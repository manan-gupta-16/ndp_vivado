==> flow/design.v <==
`timescale 1ns / 1ps
module fletcher64_checksum (
    input clk,
    input rst,
    input valid,
    input [63:0] data,
    input [63:0] csum,
    output [63:0] seq
);
reg [31:0] lo32;
reg [31:0] hi32;
assign seq = (hi32 << 32) | lo32;
always @ (posedge clk) begin
    if(~rst) begin
        lo32 <= 0;
        hi32 <= 0;
    end
    else if(valid) begin
        lo32 <= csum[31:0] + data[31:0];
        hi32 <= csum[63:32] + csum[31:0] + data[31:0];
    end
end
endmodule
From RTL to reports: fletcher64_checksum
Tool output for the design above, in the order of the flow.
Lines are those of the file above, counted from 1.
Cell names lack the library's common part.
{ "setup": {"design": "fletcher64_checksum", "clock_port": "clk", "library": "sky130hd", "pvt_corner": "tt_025C_1v80"} }

Word-level counts
Source: Yosys, flattened and elaborated, memories not mapped. Widths are those after wreduce; folded enables and synchronous resets count as part of the registers. Registers that Yosys merges into a memory's read port (data or address) are not register bits. Print and check cells do not count. Equal cells are merged and count once.
{ "bits": {"ff_bits": 64, "latch_bits": 0, "ramBits": 0, "rom_bits": 0, "clocked_rd_ports_x_width": 0, "n_memories": 0, "output_inout_bits": 64, "word_cells": 6} }
{ "op_classes": {"n_addsub": 3, "n_mul": 0, "div": 0, "compare": 0, "n_eq": 0, "shifts": 0, "mux": 0, "n_logic": 1, "reduce_logical": 0} }
{ "ops": {"columns": ["cell", "n"], "rows": [
  ["32-bit adder", 3],
  ["64-bit by 32-bit bitwise OR with 64-bit output", 1]
]} }

Depth
Longest topological path by Yosys (ltp), each cell counted once; first at word level (registers and memories cut), then after technology mapping (sequential cells cut; the memories' decode and read muxes count).
{ "logic_depth": {"depth_word": 2, "ABC_AREA": 0, "mapped_depth": 13, "mapped_depth_nobuf": 13} }

After synthesis
Source: synth_stat.txt of the flow (Yosys; design flattened, memories mapped). It holds for the ABC_AREA given above (unset counts as 0); a run with the other value may have another netlist.
Totals and module areas in this step are rounded.
{ "types": {"columns": ["cell", "n", "area_total_um2"], "rows": [
  ["dfxtp_1", 64, 1.28E+03],
  ["ha_1", 61, 763.232],
  ["fa_1", 33, 660.634],
  ["a21oi_1", 68, 340.326],
  ["nand2_1", 68, 255.245],
  ["nor2_1", 66, 247.738],
  ["xnor2_1", 26, 227.718],
  ["a21o_1", 30, 225.216],
  ["mux2i_1", 21, 210.202],
  ["o21ai_0", 34, 170.163],
  ["xor2_1", 19, 166.41],
  ["inv_1", 28, 105.101],
  ["o21bai_1", 13, 97.594],
  ["o21ai_1", 19, 95.091],
  ["nand4_1", 15, 93.84],
  ["a211oi_1", 10, 75.072],
  ["clkbuf_1", 20, 75.072],
  ["nand3_1", 15, 75.072]
]} }
Not listed: further types 48, cells in them 118.
{ "mapped": {"cell_count": 728, "area_mm2": 0.00608, "ff_cells": 64} }

Path before layout
Path of least setup slack by OpenSTA after synthesis, without wires, with an ideal clock, recovery checks aside; 20% of the period is set as input and as output delay. Where synthesis merged equal registers, the netlist keeps one of their names.
{ "synth_path": {"kind": "in2reg", "start": "input port data[1]", "end": "register hi32[27]", "period_ps": 3400, "in_delay_ps": 680, "setup_ps": 129, "arrival_ps": 3180, "t_required_ps": 3271, "slack_ps": 90, "path_delay_ps": 2629, "driving_pins": 11, "path_buffers": 0, "synth_period_reached_ps": 3310} }
"path_delay_ps" = arrival - input delay + setup time.
"driving_pins" counts driving pins, that of a launching flip-flop among them; a cell with two outputs on the path counts twice.
"synth_period_reached_ps" is the clock period less the worst setup slack; recovery checks do not enter. This is arithmetic on one report: input and output delays are still those of the set period (20% each).
The rows between start and end are the longest chain of elaborated cells between them; the timing report does not say that the signal goes this way. Where chains are equally long, one stands for them.
A line is the first line of the expression or statement that the cell stems from. Yosys adds cells for indexed reads and writes and turns some case tables into memories.
{ "synth_between": {"path_cell_list": "fa_1 ha_1 fa_1 a21o_1 a221oi_2 o21ai_1 o21bai_1 o21bai_1 a21oi_1 xor2_1 o21ai_0", "elab_chain_len": 1} }
{ "synth_rtl": {"columns": ["element", "line", "rtl"], "rows": [
  ["start, declared", 6, "input [63:0] data,"],
  ["32-bit adder", 20, "hi32 <= csum[63:32] + csum[31:0] + data[31:0];"],
  ["end, assigned", 16, "hi32 <= 0;"],
  ["end, assigned", 20, null],
  ["end, declared", 11, "reg [31:0] hi32;"]
]} }

Worst path after layout
From the final timing report of flow run B: the path of least setup slack in the routed layout; clock arrival at registers is part of the times.
The path's times are printed in steps of 10 ps; the period is the one set.
{ "layout_path": {"kind": "in2reg", "start": "input port csum[1]", "end": "register hi32[27]", "period_ps": 6420, "in_delay_ps": 1280, "setup_ps": 120, "arrival_ps": 5140, "t_required_ps": 6650, "slack_ps": 1520, "driving_pins": 12, "path_buffers": 1} }
The rows between start and end are the longest chain of elaborated cells between them; the timing report does not say that the signal goes this way. Where chains are equally long, one stands for them.
{ "layout_between": {"path_cell_list": "clkdlybuf4s50_1 fa_1 ha_1 fa_1 a21o_1 a221oi_2 o21ai_1 o21bai_1 o21bai_1 a21oi_1 xor2_1 o21ai_0", "elab_chain_len": 2} }
{ "layout_rtl": {"columns": ["element", "line", "rtl"], "rows": [
  ["start, declared", 7, "input [63:0] csum,"],
  ["32-bit adder (2 in a row)", 20, "hi32 <= csum[63:32] + csum[31:0] + data[31:0];"],
  ["end, assigned", 16, "hi32 <= 0;"],
  ["end, assigned", 20, null],
  ["end, declared", 11, "reg [31:0] hi32;"]
]} }

Ticket comment

Measured data: module fletcher64_checksum, platform sky130hd, 2 stored runs of the flow under differing settings, order arbitrary. Input and output delays are each 20% of the period that was set; the output load is 0.01 pF.
"achieved_clock_period_ps" means the clock period less the worst setup slack. The figure is calculated, with input and output delays left at 20% of the set period.
"timing.worst_path_ps" means the part of the period allowed to the worst setup path (the constraints hold back 20% at inputs and 20% at outputs) less its slack; where the path has registers, the arrival times of their clocks count too.
By "final_power_w" is meant OpenSTA's value without simulated activity: inputs other than the clock are taken to toggle once in ten clock periods, and the tool carries that through the logic.
"timing.worst_path_ps" is known to 10 ps.
Measured values are rounded.

Flow run A
==> flow/run.sh <==
#!/bin/bash
# the make line also repeats the synthesis and layout settings of config.mk as NAME=value (left out here)
make -C /OpenROAD-flow-scripts/flow DESIGN_CONFIG=/design/flow/config.mk WORK_HOME=/design/flow/orfs CLKGATE_MAP_FILE= finish
==> flow/config.mk <==
export PLATFORM = sky130hd
export DESIGN_NAME = fletcher64_checksum
export DESIGN_NICKNAME = fletcher64_checksum
export VERILOG_FILES = /design/flow/design.v
export SDC_FILE = /design/flow/constraint.sdc
export NUM_CORES = 4
export LEC_CHECK = 0
export ABC_AREA = 0
export CAP_MARGIN = 20
export CELL_PAD_IN_SITES_DETAIL_PLACEMENT = 2
export CORE_MARGIN = 2
export CORE_UTILIZATION = 51
export CTS_CLUSTER_DIAMETER = 99
export CTS_CLUSTER_SIZE = 73
export MIN_ROUTING_LAYER = met2
export PLACE_DENSITY_LB_ADDON = 0.13
export SLEW_MARGIN = 25
==> flow/constraint.sdc <==
create_clock -name core_clock -period 2.54 [get_ports {clk}]
set_input_delay 0.5080 -clock core_clock [delete_from_list [all_inputs] [get_ports {clk}]]
set_output_delay 0.5080 -clock core_clock [all_outputs]
set_load 0.01 [all_outputs]

==> results of flow run A, as JSON <==
{
  "outcome": "no results, placement failed with a tool error"
}

Flow run B
==> flow/run.sh <==
#!/bin/bash
# the make line also repeats the synthesis and layout settings of config.mk as NAME=value (left out here)
make -C /OpenROAD-flow-scripts/flow DESIGN_CONFIG=/design/flow/config.mk WORK_HOME=/design/flow/orfs CLKGATE_MAP_FILE= finish
==> flow/config.mk <==
export PLATFORM = sky130hd
export DESIGN_NAME = fletcher64_checksum
export DESIGN_NICKNAME = fletcher64_checksum
export VERILOG_FILES = /design/flow/design.v
export SDC_FILE = /design/flow/constraint.sdc
export NUM_CORES = 4
export LEC_CHECK = 0
export ABC_AREA = 0
export CAP_MARGIN = 20
export CELL_PAD_IN_SITES_DETAIL_PLACEMENT = 2
export CELL_PAD_IN_SITES_GLOBAL_PLACEMENT = 1
export CORE_MARGIN = 6
export CORE_UTILIZATION = 26
export CTS_CLUSTER_DIAMETER = 362
export GPL_ROUTABILITY_DRIVEN = 0
export MIN_ROUTING_LAYER = met2
export PLACE_DENSITY_LB_ADDON = 0.05
export SLEW_MARGIN = 35
export TNS_END_PERCENT = 20
==> flow/constraint.sdc <==
create_clock -name core_clock -period 6.42 [get_ports {clk}]
set_input_delay 1.2840 -clock core_clock [delete_from_list [all_inputs] [get_ports {clk}]]
set_output_delay 1.2840 -clock core_clock [all_outputs]
set_load 0.01 [all_outputs]

==> results of flow run B, as JSON <==
{
  "fin_tns_ps": 0,
  "die_area_mm2": 0.0272,
  "timing.worst_path_ps": 3620,
  "path_kind": "in2reg",
  "post_synth_area_mm2": 0.00608,
  "final_power_w": 0.00206,
  "achieved_clock_period_ps": 4901,
  "finalCellArea_mm2": 0.00833,
  "timing.setup.ws_ps": 1520,
  "finish.utilization_pct": 36.6,
  "holdWs_ps": 451
}
